==> flow/design.v <==
module uart_tx #(
    parameter SYS_CLOCK = 1000000,   
    parameter BAUD_RATE = 9600
) (
    input wire clk,
    input wire reset,
    input wire send_signal,
    input wire [7:0] data_input,
    output reg busy,
    output reg tx_output
);
    localparam integer DIVISION = SYS_CLOCK / BAUD_RATE;
    reg [15:0] counter;
    reg tick;
    always @(posedge clk or posedge reset) begin
        if (reset) begin
            counter <= 0;
            tick <= 0;
        end else if (counter == DIVISION - 1) begin
            tick <= 1;
            counter <= 0;
        end else begin
            tick <= 0;
            counter <= counter + 1;
        end
    end
    reg [9:0] shift_register;  
    reg [3:0] index;  
    always @(posedge clk or posedge reset) begin
        if (reset) begin  
            busy   <= 0;
            tx_output <= 1;  
            shift_register <= 10'b1111111111;
            index <= 0;
        end 
        else if (send_signal && !busy) begin
            shift_register <= {1'b1, data_input, 1'b0};  
            busy <= 1;
            index <= 0;
        end 
        else if (busy && tick) begin
            tx_output <= shift_register[index];
            if (index == 9)begin
            busy <= 0;
            end 
            else begin
            index = index + 1;
            end
        end
    end
endmodule
* Reports on uart_tx
What the tools print for uart_tx, step after step. Line numbers count from 1 in the design file above. Cell names lack the library's common part. The mark - stands for no value.
Design: design top uart_tx, clock port clk, standard-cell library sky130hd, timing corner tt_025C_1v80

* Word level
Counts by Yosys on the flattened word-level netlist (proc, flatten, opt, wreduce; memories kept). Register bits leave out memories and registers merged into their read ports (data or address). Print and check cells are left out. Cells with the same type and inputs are merged into one.
Bit counts: cells after elaboration 29, flip-flop bits (word level) 32, input bits 11, output and inout port bits 2
Cells by class: bitwise gates (word level) 1, shift-type cells 1, mux-type cells 8, add/subtract/negate cells 2, equal/unequal tests 3, reductions and logical operators 8
Operators with widths (number):
- adder 16 x 1 -> 16 bit with constant B | 1
- equality test 16 x 7 -> 1 bit with constant B | 1
- two-way mux 16 bit | 1
- two-way mux 4 bit | 3
- variable part select 10 x 4 -> 1 bit | 1
- AND reduction 2 bit | 3
- nonzero test 2 bit | 2
- adder 4 x 1 -> 4 bit with constant B | 1
- equality test 4 bit with constant B | 1
- two-way mux 1 bit | 4
- logical AND 1 bit | 2
- != test 2 bit with constant B | 1
- inverter 1 bit | 1
- zero test 1 bit | 1

* Longest topological paths
Longest topological path by Yosys (ltp), each cell counted once; first at word level (registers and memories cut), then after technology mapping (sequential cells cut; the memories' decode and read muxes count).
Depth: depth in word-level cells 4, ABC_AREA 0, depth in mapped cells 6, gate-level depth less buffers 6

* Mapped cells and area
Source: synth_stat.txt of the flow (Yosys; design flattened, memories mapped). It holds for the ABC_AREA given above (unset counts as 0); a run with the other value may have another netlist.
Cell types:
- dfrtp_1 | number 22, total area 550.528 um^2
- dfstp_2 | number 10, total area 262.752 um^2
- nand2_1 | number 31, total area 116.362 um^2
- xor2_1 | number 10, total area 87.584 um^2
- xnor2_1 | number 6, total area 52.55 um^2
- nor2_1 | number 11, total area 41.29 um^2
- ha_1 | number 3, total area 37.536 um^2
- nand3_1 | number 7, total area 35.034 um^2
- nand4_1 | number 5, total area 31.28 um^2
- mux4_2 | number 1, total area 22.522 um^2
- mux2i_1 | number 2, total area 20.019 um^2
- o21ai_0 | number 4, total area 20.019 um^2
- nor4_1 | number 3, total area 18.768 um^2
- nor3_4 | number 1, total area 16.266 um^2
- clkbuf_1 | number 4, total area 15.014 um^2
- a31oi_1 | number 2, total area 12.512 um^2
- and2_1 | number 2, total area 12.512 um^2
- and3_1 | number 2, total area 12.512 um^2
Other cell types: 12; their cells: 15.
Mapped netlist: buffer cells 5, sequential part of the area 813.3 um^2, standard cells after synthesis 141, flip-flop cells 32, mapped area 1465.2 um^2

* Path before layout
Source: OpenSTA report_checks on the synthesized netlist (no wires, ideal clock, input and output delay 20% of the period each), path of least setup slack; recovery checks are left aside. Register names are those of the netlist, which keeps one name where synthesis merged equal registers.
Path after synthesis: path kind register to register, from register counter[0], to register counter[3], period 2.91 ns, setup slack 1.543 ns, buffers on the path 1, path delay 1.367 ns, stages 7, library setup time 0.124 ns, time at the first pin 0.000 ns, data required time 2.786 ns, arrival 1.243 ns, synthesis period reached 1.367 ns
"path delay" = arrival - input delay + setup time. "stages": output pins that drive a net of the path, with the launching flip-flop's if there is one; two outputs of one cell count as two. "synthesis period reached" = period - worst setup slack (recovery checks aside). The figure is calculated, with input and output delays left at 20% of the set period. Between the ends stands the longest chain of elaborated cells between them, by number of cells; it is not shown to be the way that was timed. Of several equally long chains one is given. Each line given opens the expression or statement behind the cell; cells for indexed reads and writes are added by Yosys, which also makes memories of some case tables. A register here has more assigning lines than the two given.
On the way, after synthesis: path through dfrtp_1 > ha_1 > nand4_1 > nor4_1 > and3_1 > clkbuf_1 > nor2_1, cells in the longest elaborated chain 2, elaborated cells between the ends (all ways) 3, RTL lines with such cells 2, those cells by class add/sub (1); eq/ne (1); mux (1)
Ends and longest elaborated chain, after synthesis:
- start, declared | RTL line 13 | reg [15:0] counter;
- start, assigned | RTL line 17 | counter <= 0;
- start, assigned | RTL line 24 | counter <= counter + 1;
- adder 16 x 1 -> 16 bit | RTL line 24
- two-way mux 16 bit | RTL line 19 | end else if (counter == DIVISION - 1) begin
- end, assigned | RTL line 17
- end, assigned | RTL line 24
- end, declared | RTL line 13

* Worst path after layout
From the final timing report of job 1: the path of least setup slack in the routed layout; clock arrival at registers is part of the times.
Path after layout: path kind register to register, from register counter[1], to register counter[15], data required time 1.13 ns, period 0.864 ns, library setup time 0.07 ns, setup slack -0.51 ns, arrival 1.65 ns, time at the first pin 0.35 ns, buffers on the path 1, stages 6
Between the ends stands the longest chain of elaborated cells between them, by number of cells; it is not shown to be the way that was timed. Of several equally long chains one is given. A register here has more assigning lines than the two given.
On the way, after layout: path through dfrtp_1 > buf_4 > nand3_2 > or3_4 > nor3_4 > xor2_1, cells in the longest elaborated chain 2, elaborated cells between the ends (all ways) 3, RTL lines with such cells 2, those cells by class add/sub (1); eq/ne (1); mux (1)
Ends and longest elaborated chain, after layout:
- start, declared | RTL line 13 | reg [15:0] counter;
- start, assigned | RTL line 17 | counter <= 0;
- start, assigned | RTL line 24 | counter <= counter + 1;
- adder 16 x 1 -> 16 bit | RTL line 24
- two-way mux 16 bit | RTL line 19 | end else if (counter == DIVISION - 1) begin
- end, assigned | RTL line 17
- end, assigned | RTL line 24
- end, declared | RTL line 13

==> runs of uart_tx <==
Flow measurements of uart_tx on sky130hd: 2 stored runs with different settings, listed in no order. Input and output delays are each 20% of the period that was set; the output load is 0.01 pF.
"achieved clock period" is the run's clock period less its worst setup slack. It is reckoned from that one timing run; input and output delays stay at 20% of the period that was set.
"critical setup path time" means the part of the period allowed to the worst setup path (the constraints hold back 20% at inputs and 20% at outputs) less its slack; where the path has registers, the arrival times of their clocks count too.
By "total power of the final layout" is meant OpenSTA's value without simulated activity: inputs other than the clock are taken to toggle once in ten clock periods, and the tool carries that through the logic.

[job 1] flow files
==> flow/run.sh <==
#!/bin/bash
# the make line also repeats the synthesis and layout settings of config.mk as NAME=value (left out here)
make -C /OpenROAD-flow-scripts/flow DESIGN_CONFIG=/design/flow/config.mk WORK_HOME=/design/flow/orfs CLKGATE_MAP_FILE= finish
==> flow/config.mk <==
export PLATFORM = sky130hd
export DESIGN_NAME = uart_tx
export DESIGN_NICKNAME = uart_tx
export VERILOG_FILES = /design/flow/design.v
export SDC_FILE = /design/flow/constraint.sdc
export NUM_CORES = 4
export LEC_CHECK = 0
export CAP_MARGIN = 20
export CORE_MARGIN = 2
export CORE_UTILIZATION = 40
export SLEW_MARGIN = 20
==> flow/constraint.sdc <==
create_clock -name core_clock -period 0.864 [get_ports {clk}]
set_input_delay 0.1728 -clock core_clock [delete_from_list [all_inputs] [get_ports {clk}]]
set_output_delay 0.1728 -clock core_clock [all_outputs]
set_load 0.01 [all_outputs]

[job 1] result: standard-cell area of the final layout 2237.2 um^2; setup slack of the worst path -0.514 ns; achieved clock period 1.378 ns; overall die area 4162.8 um^2; summed negative setup slack -10.968 ns; mapped cell area after synthesis 1465.2 um^2; utilization of the finished layout 0.655; critical setup path time 1.38 ns; kind of the worst setup path register to register; total power of the final layout 2.700 mW

[job 2] flow files
==> flow/run.sh <==
#!/bin/bash
# the make line also repeats the synthesis and layout settings of config.mk as NAME=value (left out here)
make -C /OpenROAD-flow-scripts/flow DESIGN_CONFIG=/design/flow/config.mk WORK_HOME=/design/flow/orfs CLKGATE_MAP_FILE= finish
==> flow/config.mk <==
export PLATFORM = sky130hd
export DESIGN_NAME = uart_tx
export DESIGN_NICKNAME = uart_tx
export VERILOG_FILES = /design/flow/design.v
export SDC_FILE = /design/flow/constraint.sdc
export NUM_CORES = 4
export LEC_CHECK = 0
export CAP_MARGIN = 20
export CELL_PAD_IN_SITES_DETAIL_PLACEMENT = 0
export CORE_MARGIN = 6
export CORE_UTILIZATION = 38
export GPL_ROUTABILITY_DRIVEN = 1
export GPL_TIMING_DRIVEN = 0
export MAX_ROUTING_LAYER = met4
export MIN_ROUTING_LAYER = met2
export PLACE_DENSITY_LB_ADDON = 0.25
export SETUP_SLACK_MARGIN = -0.02
export SLEW_MARGIN = 0
==> flow/constraint.sdc <==
create_clock -name core_clock -period 2.21 [get_ports {clk}]
set_input_delay 0.4420 -clock core_clock [delete_from_list [all_inputs] [get_ports {clk}]]
set_output_delay 0.4420 -clock core_clock [all_outputs]
set_load 0.01 [all_outputs]

[job 2] result: standard-cell area of the final layout 1773.0 um^2; setup slack of the worst path 0.435 ns; achieved clock period 1.775 ns; overall die area 5490.1 um^2; summed negative setup slack 0.000 ns; mapped cell area after synthesis 1465.2 um^2; utilization of the finished layout 0.481; critical setup path time 1.33 ns; kind of the worst setup path register to output; total power of the final layout 1.156 mW
