==> flow/design.v <==
module uart_rx #(
    parameter SYS_CLOCK = 1000000,   
    parameter BAUD_RATE = 9600
) (
    input wire clk,
    input wire reset,
    input wire rx_input,
    output reg [7:0] data_output,
    output reg busy
);
    localparam integer DIVISION = SYS_CLOCK / BAUD_RATE;
    reg [15:0] counter;
    reg tick;
    always @(posedge clk or posedge reset) begin
        if (reset) begin
            counter <= 0;
            tick <= 0;
        end else if (counter == DIVISION - 1) begin
            tick <= 1;
            counter <= 0;
        end else begin
            tick <= 0;
            counter <= counter + 1;
        end
    end
    reg [9:0] shift_register;  
    reg [3:0] index;  
    always @(posedge clk or posedge reset) begin
        if (reset) begin
            shift_register <= 0;
            index <= 0;
            busy <= 0;
        end else if (tick) begin
            if (!rx_input && !busy) begin
                busy <= 1;
                index <= 0;
            end else if (busy) begin
                shift_register <= {rx_input, shift_register[9:1]};
                index <= index + 1;
                if (index == 9) begin
                    data_output <= shift_register[8:1];  
                    busy <= 0;  
                end
            end
        end
    end
endmodule
* Step by step through the tools: uart_rx
Tool output for the design above, in the order of the flow. Line numbers count from 1 in the design file above. Operators carry their Yosys type and port widths (W data, S select, Z words). Library cell names are shortened. A cell with n/a has no value.
Set-up: top module uart_rx, clock port clk, library sky130hd, library corner tt_025C_1v80

* Word-level counts
Yosys after proc, flatten, opt, wreduce and memory -nomap, before mapping. Memory bits, and registers merged into a memory's read port (data or address), are not among the register bits. Print and check cells are not counted. Equal cells are merged and count once.
Word-level totals: bits in registers 40, output and inout bits 9, elaborated cells 26
Operators by class: add/sub/neg operators 2, equality and inequality tests 2, multiplexer cells 7, bitwise operators 2, reduce/logical cells 7
Operators by type and width (number):
- $add A16 B1 Y16 const B | 1
- $eq A16 B7 Y1 const B | 1
- $mux W16 | 1
- $mux W4 | 2
- $reduce_and A5 Y1 | 1
- $add A4 B1 Y4 const B | 1
- $eq A4 B4 Y1 const B | 1
- $mux W1 | 4
- $reduce_and A3 Y1 | 1
- $not A1 Y1 | 2
- $logic_not A1 Y1 | 2
- $reduce_and A2 Y1 | 1
- $reduce_bool A2 Y1 | 1
- $logic_and A1 B1 Y1 | 1

* Longest topological paths
Yosys ltp: most cells in a row. Word level: on the elaborated netlist, between registers, memories and ports. Mapped: between sequential cells and ports; inverters and the memories' decode and read muxes count.
Logic depth: depth in word-level cells 4, ABC_AREA 0, gate-level depth with buffers 5

* Mapped cells and area
Source: synth_stat.txt of the flow (Yosys; design flattened, memories mapped). It holds for the ABC_AREA given above (unset counts as 0); a run with the other value may have another netlist.
Synthesis totals: standard cells after synthesis 123, cell area after synthesis 0.0016403 sq mm, sequential area 0.001016 sq mm, flip-flop cells 39
Cell types (number):
- dfrtp_1 | 31
- edfxtp_1 | 8
- mux2_2 | 8
- xor2_1 | 9
- nor4_2 | 4
- ha_1 | 3
- nor3_1 | 7
- inv_1 | 7
- xnor2_1 | 3
- nand3_1 | 5
- o21ai_0 | 5
- nand4_4 | 1
- nand4_1 | 3
- nand3_4 | 1
- a21oi_1 | 3
- nand2_1 | 4
- nor2_1 | 4
- nand4_2 | 1
Other cell types: 13; their cells: 16.

* Path before layout
Path of least setup slack by OpenSTA after synthesis, without wires, with an ideal clock, recovery checks aside; 20% of the period is set as input and as output delay. Where synthesis merged equal registers, the netlist keeps one of their names.
Timing post-synthesis: kind reg2reg, start point register busy, end point register data_output[0], clock period 2450 ps, time at the first pin 0 ps, arrival 1437 ps, required time 2067 ps, path slack 630 ps, delay of the path 1820 ps, driving pins on the path 4, path buffers 1, synthesis period reached 1820 ps
"delay of the path" is the arrival time less input delay plus setup time. "driving pins on the path": output pins that drive a net of the path, with the launching flip-flop's if there is one; two outputs of one cell count as two. "synthesis period reached" is the clock period less the worst setup slack; recovery checks do not enter. This is arithmetic on one report: input and output delays are still those of the set period (20% each). The rows between start and end are the longest chain of elaborated cells between them; the timing report does not say that the signal goes this way. Where chains are equally long, one stands for them. Each line given opens the expression or statement behind the cell; cells for indexed reads and writes are added by Yosys, which also makes memories of some case tables. At most two assigning lines are given for a register; there are more.
Between the ends, post-synthesis: path through dfrtp_1 > nand2_1 > buf_2 > nor3_1, cells in the longest elaborated chain 4, elaborated cells on any way between the ends 4, classes of those cells logic (1); reduce/logical (3)
Ends and longest elaborated chain, post-synthesis:
- from (decl) | RTL line 9 | output reg busy
- from (assign) | RTL line 32 | busy <= 0;
- from (assign) | RTL line 35 | busy <= 1;
- $logic_not A1 Y1 | RTL line 34 | if (!rx_input && !busy) begin
- $logic_and A1 B1 Y1 | RTL line 34
- $not A1 Y1
- $reduce_and A5 Y1
- to (assign) | RTL line 41 | data_output <= shift_register[8:1];
- to (decl) | RTL line 8 | output reg [7:0] data_output,

* Timing after layout
Path of least setup slack in the final report of flow run A (OpenROAD, finished layout, wires in). Where an end is a register, its clock arrival counts in the times. The path's times are printed in steps of 10 ps; the period is the one set.
Timing post-layout: kind reg2out, start point register busy, end point output busy, clock period 1870 ps, external output delay 370 ps, time at the first pin 290 ps, arrival 1280 ps, required time 1500 ps, path slack 220 ps, driving pins on the path 2, path buffers 1
At most two assigning lines are given for a register; there are more.
Between the ends, post-layout: path through dfrtp_1 > clkdlybuf4s50_1, cells in the longest elaborated chain 0, elaborated cells on any way between the ends 0
Ends and longest elaborated chain, post-layout:
- from (decl) | RTL line 9 | output reg busy
- from (assign) | RTL line 32 | busy <= 0;
- from (assign) | RTL line 35 | busy <= 1;
- to (decl) | RTL line 9

Record of 2 stored runs of the RTL-to-layout flow on uart_rx, platform sky130hd. The runs are unordered. Constraints: input delay and output delay 20% of the set period each, output load 0.01 pF.
By "reached clock period" is meant the clock period of the run minus its worst setup slack. This is arithmetic on one report: input and output delays are still those of the set period (20% each).
"critical path time": the worst setup path's part of the clock period (all of it between registers, 20% less for each end at a port) less its slack. A launch clock that arrives late makes it longer, a capture clock that arrives late makes it shorter.
By "total power after layout" is meant OpenSTA's value without simulated activity: inputs other than the clock are taken to toggle once in ten clock periods, and the tool carries that through the logic.
"critical path time" is known to 10 ps.

[flow run A] flow files
==> flow/run.sh <==
#!/bin/bash
# the make line also repeats the synthesis and layout settings of config.mk as NAME=value (left out here)
make -C /OpenROAD-flow-scripts/flow DESIGN_CONFIG=/design/flow/config.mk WORK_HOME=/design/flow/orfs CLKGATE_MAP_FILE= finish
==> flow/config.mk <==
export PLATFORM = sky130hd
export DESIGN_NAME = uart_rx
export DESIGN_NICKNAME = uart_rx
export VERILOG_FILES = /design/flow/design.v
export SDC_FILE = /design/flow/constraint.sdc
export NUM_CORES = 4
export LEC_CHECK = 0
export CAP_MARGIN = 20
export CORE_MARGIN = 2
export CORE_UTILIZATION = 24
export SLEW_MARGIN = 20
==> flow/constraint.sdc <==
create_clock -name core_clock -period 1.87 [get_ports {clk}]
set_input_delay 0.3740 -clock core_clock [delete_from_list [all_inputs] [get_ports {clk}]]
set_output_delay 0.3740 -clock core_clock [all_outputs]
set_load 0.01 [all_outputs]

[flow run A] result: mapped cell area after synthesis 0.0016403 sq mm; die outline area 0.0075117 sq mm; standard-cell area after routing 0.0019519 sq mm; worst setup slack after layout 216 ps; total power after layout 1446 uW; reached clock period 1654 ps; critical path time 1280 ps; critical path kind reg2out

[flow run B] flow files
==> flow/run.sh <==
#!/bin/bash
# the make line also repeats the synthesis and layout settings of config.mk as NAME=value (left out here)
make -C /OpenROAD-flow-scripts/flow DESIGN_CONFIG=/design/flow/config.mk WORK_HOME=/design/flow/orfs CLKGATE_MAP_FILE= finish
==> flow/config.mk <==
export PLATFORM = sky130hd
export DESIGN_NAME = uart_rx
export DESIGN_NICKNAME = uart_rx
export VERILOG_FILES = /design/flow/design.v
export SDC_FILE = /design/flow/constraint.sdc
export NUM_CORES = 4
export LEC_CHECK = 0
export CAP_MARGIN = 25
export CELL_PAD_IN_SITES_GLOBAL_PLACEMENT = 2
export CORE_ASPECT_RATIO = 1.47
export CORE_MARGIN = 2
export CORE_UTILIZATION = 44
export CTS_CLUSTER_DIAMETER = 106
export GPL_ROUTABILITY_DRIVEN = 0
export GPL_TIMING_DRIVEN = 1
export SLEW_MARGIN = 15
export TNS_END_PERCENT = 75
==> flow/constraint.sdc <==
create_clock -name core_clock -period 1.28 [get_ports {clk}]
set_input_delay 0.2560 -clock core_clock [delete_from_list [all_inputs] [get_ports {clk}]]
set_output_delay 0.2560 -clock core_clock [all_outputs]
set_load 0.01 [all_outputs]

[flow run B] result: mapped cell area after synthesis 0.0016403 sq mm; die outline area 0.0042417 sq mm; standard-cell area after routing 0.0022522 sq mm; worst setup slack after layout -21 ps; total power after layout 2315 uW; reached clock period 1301 ps; critical path time 1300 ps; critical path kind reg2reg
